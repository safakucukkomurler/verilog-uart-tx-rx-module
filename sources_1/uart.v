==> flow/design.v <==
`timescale 1ns / 1ps
module uart(
	input clk, reset, rx, tx_start,
	output tx, rx_done, tx_done,
	input [7:0] t_data,
	output [7:0] r_data
	);
	wire baud_tick;
	localparam baud_gen_divisior = 54,  
                   data_bits = 8,           
                   stop_ticks = 16,         
	           bit_ticks = 16;          
	uart_baudrate_generator #(.divisior(baud_gen_divisior)) baud_gen(.clk(clk), .reset(reset), .uart_tick(baud_tick));
	uart_tx #(.DBIT(data_bits), .S_TICK_LIM(bit_ticks), .STOP_BITS_LIM(stop_ticks)) 
	uart_transmit(.clk(clk), .reset(reset), .tx_start(tx_start), .tx(tx), .s_tick(baud_tick), .tx_done_tick(tx_done), .data_in(t_data));
	uart_rx #(.DBIT(data_bits), .S_TICK_LIM(bit_ticks), .STOP_BITS_LIM(stop_ticks)) 
	uart_receive(.clk(clk), .reset(reset), .rx(rx), .s_tick(baud_tick), .rx_done_tick(rx_done), .data_out(r_data));
endmodule
module uart_baudrate_generator #(parameter divisior = 54)  
    (  
    input clk, reset,
    output reg uart_tick = 1'b0
    );
    reg [5:0] counter = 6'b0;
    always@ (posedge clk) begin
        if (reset) begin
            counter <= 6'b0;
            uart_tick <= 1'b0; 
        end            
        else if (counter == divisior - 1) begin
            counter <= 6'b0;
            uart_tick <= 1'b1;
        end
        else begin
            counter <= counter + 6'b1;
            uart_tick <= 1'b0;                
        end                                                   
    end
endmodule
module uart_rx
    #(
        parameter DBIT = 8,            
                  S_TICK_LIM = 16,     
		  STOP_BITS_LIM = 16   
    )
    (
    input wire clk, reset, rx, s_tick,
    output reg rx_done_tick = 1'b0,
    output reg [7:0] data_out = 8'b0
    );
    localparam [1:0] idle = 2'b00,
                     start = 2'b01,
                     data = 2'b10,
                     stop = 2'b11;
	reg [1:0] state = idle;
	reg [2:0] bit_counter = 3'b0;
	reg [3:0] s_tick_counter = 4'b0;
	always@ (posedge clk) begin
		if (reset) begin
			rx_done_tick <= 1'b0;			
			s_tick_counter <= 4'b0;
			bit_counter <= 3'b0;
			data_out <= 8'b0;
			state <= idle;			
		end
		else begin
			case (state)
				idle: begin
					rx_done_tick <= 1'b0;
					s_tick_counter <= 4'b0;
					if (~rx) begin
						state <= start;						
					end
				end
				start: begin
					if (~rx) begin
						if (s_tick) begin
							if (s_tick_counter == (S_TICK_LIM / 2) - 1) begin
								s_tick_counter <= 4'b0;
								state <= data;
							end
							else
								s_tick_counter <= s_tick_counter + 1;
						end
					end
					else begin
						state <= idle;
					end
				end
				data: begin
					if (s_tick) begin						
						if (s_tick_counter == S_TICK_LIM - 1) begin
							s_tick_counter <= 4'b0;
							data_out <= {rx, data_out[7:1]};
							if (bit_counter == DBIT - 1) begin
								bit_counter <= 3'b0;
								state <= stop;
							end
							else
								bit_counter <= bit_counter + 1;
						end	
						else
							s_tick_counter <= s_tick_counter + 1;
					end	
				end
				stop: begin
					if (s_tick) begin
						if (s_tick_counter == STOP_BITS_LIM - 1) begin
							s_tick_counter <= 4'b0;
							rx_done_tick <= 1'b1;
							state <= idle;
						end
						else
							s_tick_counter <= s_tick_counter + 1;
					end
				end
			endcase
		end
	end
endmodule 
module uart_tx
    #(
        parameter DBIT = 8,            
                  S_TICK_LIM = 16,     
		  STOP_BITS_LIM = 16   
    )
    (
    input wire clk, reset, tx_start,
    output reg tx = 1'b1,
    input wire  s_tick,
    output reg tx_done_tick = 1'b0,
    input [7:0] data_in
    );
    localparam [1:0] idle = 2'b00,
                     start = 2'b01,
                     data = 2'b10,
                     stop = 2'b11;
	reg [1:0] state = idle;
	reg [2:0] bit_counter = 3'b0;
	reg [3:0] s_tick_counter = 4'b0;
	reg [7:0] tx_data_reg = 8'b0;
	always@ (posedge clk) begin
		if (reset) begin
			tx_done_tick <= 1'b0;			
			tx <= 1'b1;
			s_tick_counter <= 4'b0;
			bit_counter <= 3'b0;
			state <= idle;			
		end
		else begin
			case (state)
				idle: begin
					tx <= 1'b1;
					tx_done_tick <= 1'b0;
					if (tx_start) begin
						tx_data_reg <= data_in;
						state <= start;
						tx <= 1'b0;
					end
				end
				start: begin
					tx <= 1'b0;
					if (s_tick) begin
						if (s_tick_counter == S_TICK_LIM - 1) begin
							tx <= tx_data_reg[0];
							s_tick_counter <= 4'b0;
							state <= data;
						end
						else
							s_tick_counter <= s_tick_counter + 1;
					end	
				end
				data: begin
					tx <= tx_data_reg[0];
					if (s_tick) begin						
						if (s_tick_counter == S_TICK_LIM - 1) begin
							s_tick_counter <= 4'b0;
							tx_data_reg <= tx_data_reg >> 1;
							if (bit_counter == DBIT - 1) begin
								bit_counter <= 3'b0;
								state <= stop;
								tx <= 1'b1;
							end
							else
								bit_counter <= bit_counter + 1;
						end	
						else
							s_tick_counter <= s_tick_counter + 1;
					end	
				end
				stop: begin
					tx <= 1'b1;
					if (s_tick) begin
						if (s_tick_counter == STOP_BITS_LIM - 1) begin
							s_tick_counter <= 4'b0;
							tx_done_tick <= 1'b1;
							state <= idle;
						end
						else
							s_tick_counter <= s_tick_counter + 1;
					end
				end
			endcase
		end
	end
endmodule 
# From RTL to reports: uart
# The steps from the RTL of uart to its reports follow in flow order.
# Line numbers count from 1 in the design file above.
# Operators carry their Yosys type and port widths (W data, S select, Z words).
# Cell names lack the library's common part.
# The mark - stands for no value.
[design]
design = "uart"
clk_port = "clk"
cell_library = "sky130hd"
corner = "tt_025C_1v80"

# After elaboration
# Counts by Yosys on the flattened word-level netlist (proc, flatten, opt, wreduce; memories kept). Register bits leave out memories and registers merged into their read ports (data or address). Print and check cells are left out.
[bits]
register_bits = 44
inputBits = 12
output_inout_bits = 11
word_cells = 119
[classes]
add_sub_neg = 5
equal = 32
n_mux = 48
n_logic = 1
reduce_and_logical = 20
[op_table]
columns = ["op", "n"]
rows = [
  ["$mux W2", 17],
  ["$mux W4", 8],
  ["$mux W8", 3],
  ["$ne A2 B1 Y1 const B", 9],
  ["$ne A2 B2 Y1 const B", 9],
  ["$reduce_and A9 Y1", 2],
  ["$pmux W8 S2", 1],
  ["$pmux W2 S4", 2],
  ["$reduce_and A3 Y1", 4],
  ["$pmux W4 S3", 1],
  ["$mux W1", 11],
  ["$eq A2 B2 Y1 const B", 4],
  ["$add A4 B1 Y4 const B", 2],
  ["$eq A4 B4 Y1 const B", 2],
  ["$reduce_bool A4 Y1", 2],
  ["$reduce_bool A2 Y1", 3],
  ["$add A3 B1 Y3 const B", 2],
  ["$eq A3 B3 Y1 const B", 2],
  ["$add A6 B1 Y6 const B", 1],
  ["$eq A6 B6 Y1 const B", 1],
  ["$mux W3", 2],
  ["$reduce_and A5 Y1", 1],
  ["$eq A2 B1 Y1 const B", 2],
  ["$logic_not A2 Y1", 2],
  ["$reduce_or A2 Y1", 2],
  ["$eq A4 B3 Y1 const B", 1],
  ["$reduce_and A4 Y1", 1],
  ["$pmux W1 S4", 1],
]
# Other operator kinds: 7; their cells: 8.

# Depth
# Yosys ltp: most cells in a row. Word level: on the elaborated netlist, between registers, memories and ports. Mapped: between sequential cells and ports; inverters and the memories' decode and read muxes count.
[logic_depth]
ltp_word = 5
ABC_AREA = 0
ltp_mapped = 6
ltp_nobuf = 6

# Mapped cells and area
# Source: synth_stat.txt of the flow (Yosys; design flattened, memories mapped). It holds for the ABC_AREA given above (unset counts as 0); a run with the other value may have another netlist.
[synth_totals]
stdcells = 206
synth_area_um2 = 2029.4
flip_flops = 44
[types]
columns = ["type", "n"]
rows = [
  ["dfxtp_1", 36],
  ["edfxtp_1", 8],
  ["ha_1", 12],
  ["mux2i_1", 14],
  ["nor2_1", 27],
  ["mux2_2", 7],
  ["nand2_1", 20],
  ["a21oi_1", 12],
  ["xor2_1", 6],
  ["inv_1", 8],
  ["nand3_1", 6],
  ["o21ai_0", 6],
  ["or3_1", 4],
  ["buf_6", 2],
  ["nor3_1", 4],
  ["a31oi_1", 3],
  ["nor2b_1", 3],
  ["xnor2_1", 2],
]
# Other cell types: 23; their cells: 26.
# By module: a second synthesis without flattening, with its own total; a netlist apart from the flattened one above.
[unflattened]
hier_cells = 204
hier_area_um2 = 2070.7
# Rows give one instance, submodules left out.
[modules]
columns = ["mod", "n_inst", "n_cells", "mod_area_um2"]
rows = [
  ["uart_tx", 1, 89, 982.2],
  ["uart_rx", 1, 87, 810.8],
  ["uart_baudrate_generator (divisior=54)", 1, 28, 277.8],
  ["uart", 1, 0, 0.0],
]

# Timing after synthesis
# Path of least setup slack by OpenSTA after synthesis, without wires, with an ideal clock, recovery checks aside; 20% of the period is set as input and as output delay. Where synthesis merged equal registers, the netlist keeps one of their names.
[synth_path]
path_type = "input-to-reg"
from = "input port reset"
to = "register uart_transmit.tx_data_reg[0]"
tclk_ns = 4.24
input_delay_ns = 0.848
t_first_pin_ns = 0.848
t_arrival_ns = 1.881
required_time_ns = 3.857
path_slack_ns = 1.976
path_delay_ns = 1.416
stages = 4
path_buffers = 1
period_less_setup_slack_ns = 2.264
# "path_delay_ns" is the arrival time less input delay plus setup time.
# "stages" counts driving pins, that of a launching flip-flop among them; a cell with two outputs on the path counts twice.
# "period_less_setup_slack_ns" is the clock period less the worst setup slack; recovery checks do not enter. This is arithmetic on one report: input and output delays are still those of the set period (20% each).
# Between the ends stands the longest chain of elaborated cells between them, by number of cells; it is not shown to be the way that was timed. Of several equally long chains one is given.
# Each line given opens the expression or statement behind the cell; cells for indexed reads and writes are added by Yosys, which also makes memories of some case tables.
[synth_between]
path_cell_list = "clkbuf_1 inv_1 o21ai_0 nor3_1"
elab_chain_cells = 2
cone_cells = 2
cone_lines = 0
[synth_rtl]
columns = ["element", "line", "text"]
rows = [
  ["start, declared", 3, "input clk, reset, rx, tx_start,"],
  ["$not A1 Y1", "-", ""],
  ["$reduce_and A5 Y1", "-", ""],
  ["end, assigned", 156, "tx_data_reg <= data_in;"],
  ["end, assigned", 178, "tx_data_reg <= tx_data_reg >> 1;"],
  ["end, declared", 141, "reg [7:0] tx_data_reg = 8'b0;"],
]

# Path in the finished layout
# Path of least setup slack in the final report of flow run 1 (OpenROAD, finished layout, wires in). Where an end is a register, its clock arrival counts in the times.
[layout_path]
path_type = "reg-to-reg"
from = "register uart_transmit.s_tick_counter[0]"
to = "register uart_transmit.state[0]"
tclk_ns = 1.57
t_first_pin_ns = 0.28
t_arrival_ns = 1.77
required_time_ns = 1.78
path_slack_ns = 0.01
stages = 6
path_buffers = 0
# Between the ends stands the longest chain of elaborated cells between them, by number of cells; it is not shown to be the way that was timed. Of several equally long chains one is given.
# A register here has more assigning lines than the two given.
[layout_between]
path_cell_list = "dfxtp_1 ha_1 and4_1 and2_1 o221ai_2 mux2i_1"
elab_chain_cells = 4
cone_cells = 12
[layout_rtl]
columns = ["element", "line", "text"]
rows = [
  ["start, declared", 140, "reg [3:0] s_tick_counter = 4'b0;"],
  ["start, assigned", 170, "s_tick_counter <= s_tick_counter + 1;"],
  ["start, assigned", 188, "s_tick_counter <= s_tick_counter + 1;"],
  ["$eq A4 B4 Y1", 194, "if (s_tick_counter == STOP_BITS_LIM - 1) begin"],
  ["$mux W2", 194, ""],
  ["$mux W2", 193, "if (s_tick) begin"],
  ["$pmux W2 S4", 151, "case (state)"],
  ["end, assigned", 148, "state <= idle;"],
  ["end, assigned", 157, "state <= start;"],
  ["end, declared", 138, "reg [1:0] state = idle;"],
]

# Design uart on sky130hd. What follows are 2 stored runs of the flow, each under its own settings; their order means nothing. The constraints put input and output delay at 20% of the set period each and load the outputs with 0.01 pF.
# "critical_path_time_ns": the worst setup path's part of the clock period (all of it between registers, 20% less for each end at a port) less its slack. A launch clock that arrives late makes it longer, a capture clock that arrives late makes it shorter.
# "power.total_w" is the tool's figure for a default switching activity; nothing was simulated.

[[run]]
name = "flow run 1"
[run.settings]
period_ns = 1.57
CORE_UTILIZATION = 30
SETUP_SLACK_MARGIN = -0.15
PLACE_DENSITY_LB_ADDON = 0.1
CORE_ASPECT_RATIO = 1.78
CELL_PAD_IN_SITES_DETAIL_PLACEMENT = 0
TNS_END_PERCENT = 45
GPL_ROUTABILITY_DRIVEN = 1
CTS_CLUSTER_SIZE = 55
CTS_CLUSTER_DIAMETER = 43
CAP_MARGIN = 15
SLEW_MARGIN = 30
MIN_ROUTING_LAYER = "met2"
MAX_ROUTING_LAYER = "met4"
CORE_MARGIN = 2
[run.results]
power.total_w = 0.00314
critical_path_time_ns = 1.56
worst_setup_path_type = "reg-to-reg"
die_um2 = 7465.8
post_route_stdcell_area_um2 = 2676.3
synth_chip_area_um2 = 2029.4
worstSetupSlack_ns = 0.011

[[run]]
name = "flow run 2"
[run.settings]
period_ns = 1.24
CORE_UTILIZATION = 36
SETUP_SLACK_MARGIN = 0.25
PLACE_DENSITY_LB_ADDON = 0.25
CELL_PAD_IN_SITES_DETAIL_PLACEMENT = 2
TNS_END_PERCENT = 25
ABC_AREA = 1
CTS_CLUSTER_DIAMETER = 395
CAP_MARGIN = 40
SLEW_MARGIN = 10
MIN_ROUTING_LAYER = "met1"
CORE_MARGIN = 2
[run.results]
outcome = "no results, clock tree synthesis failed with DPL-0033"
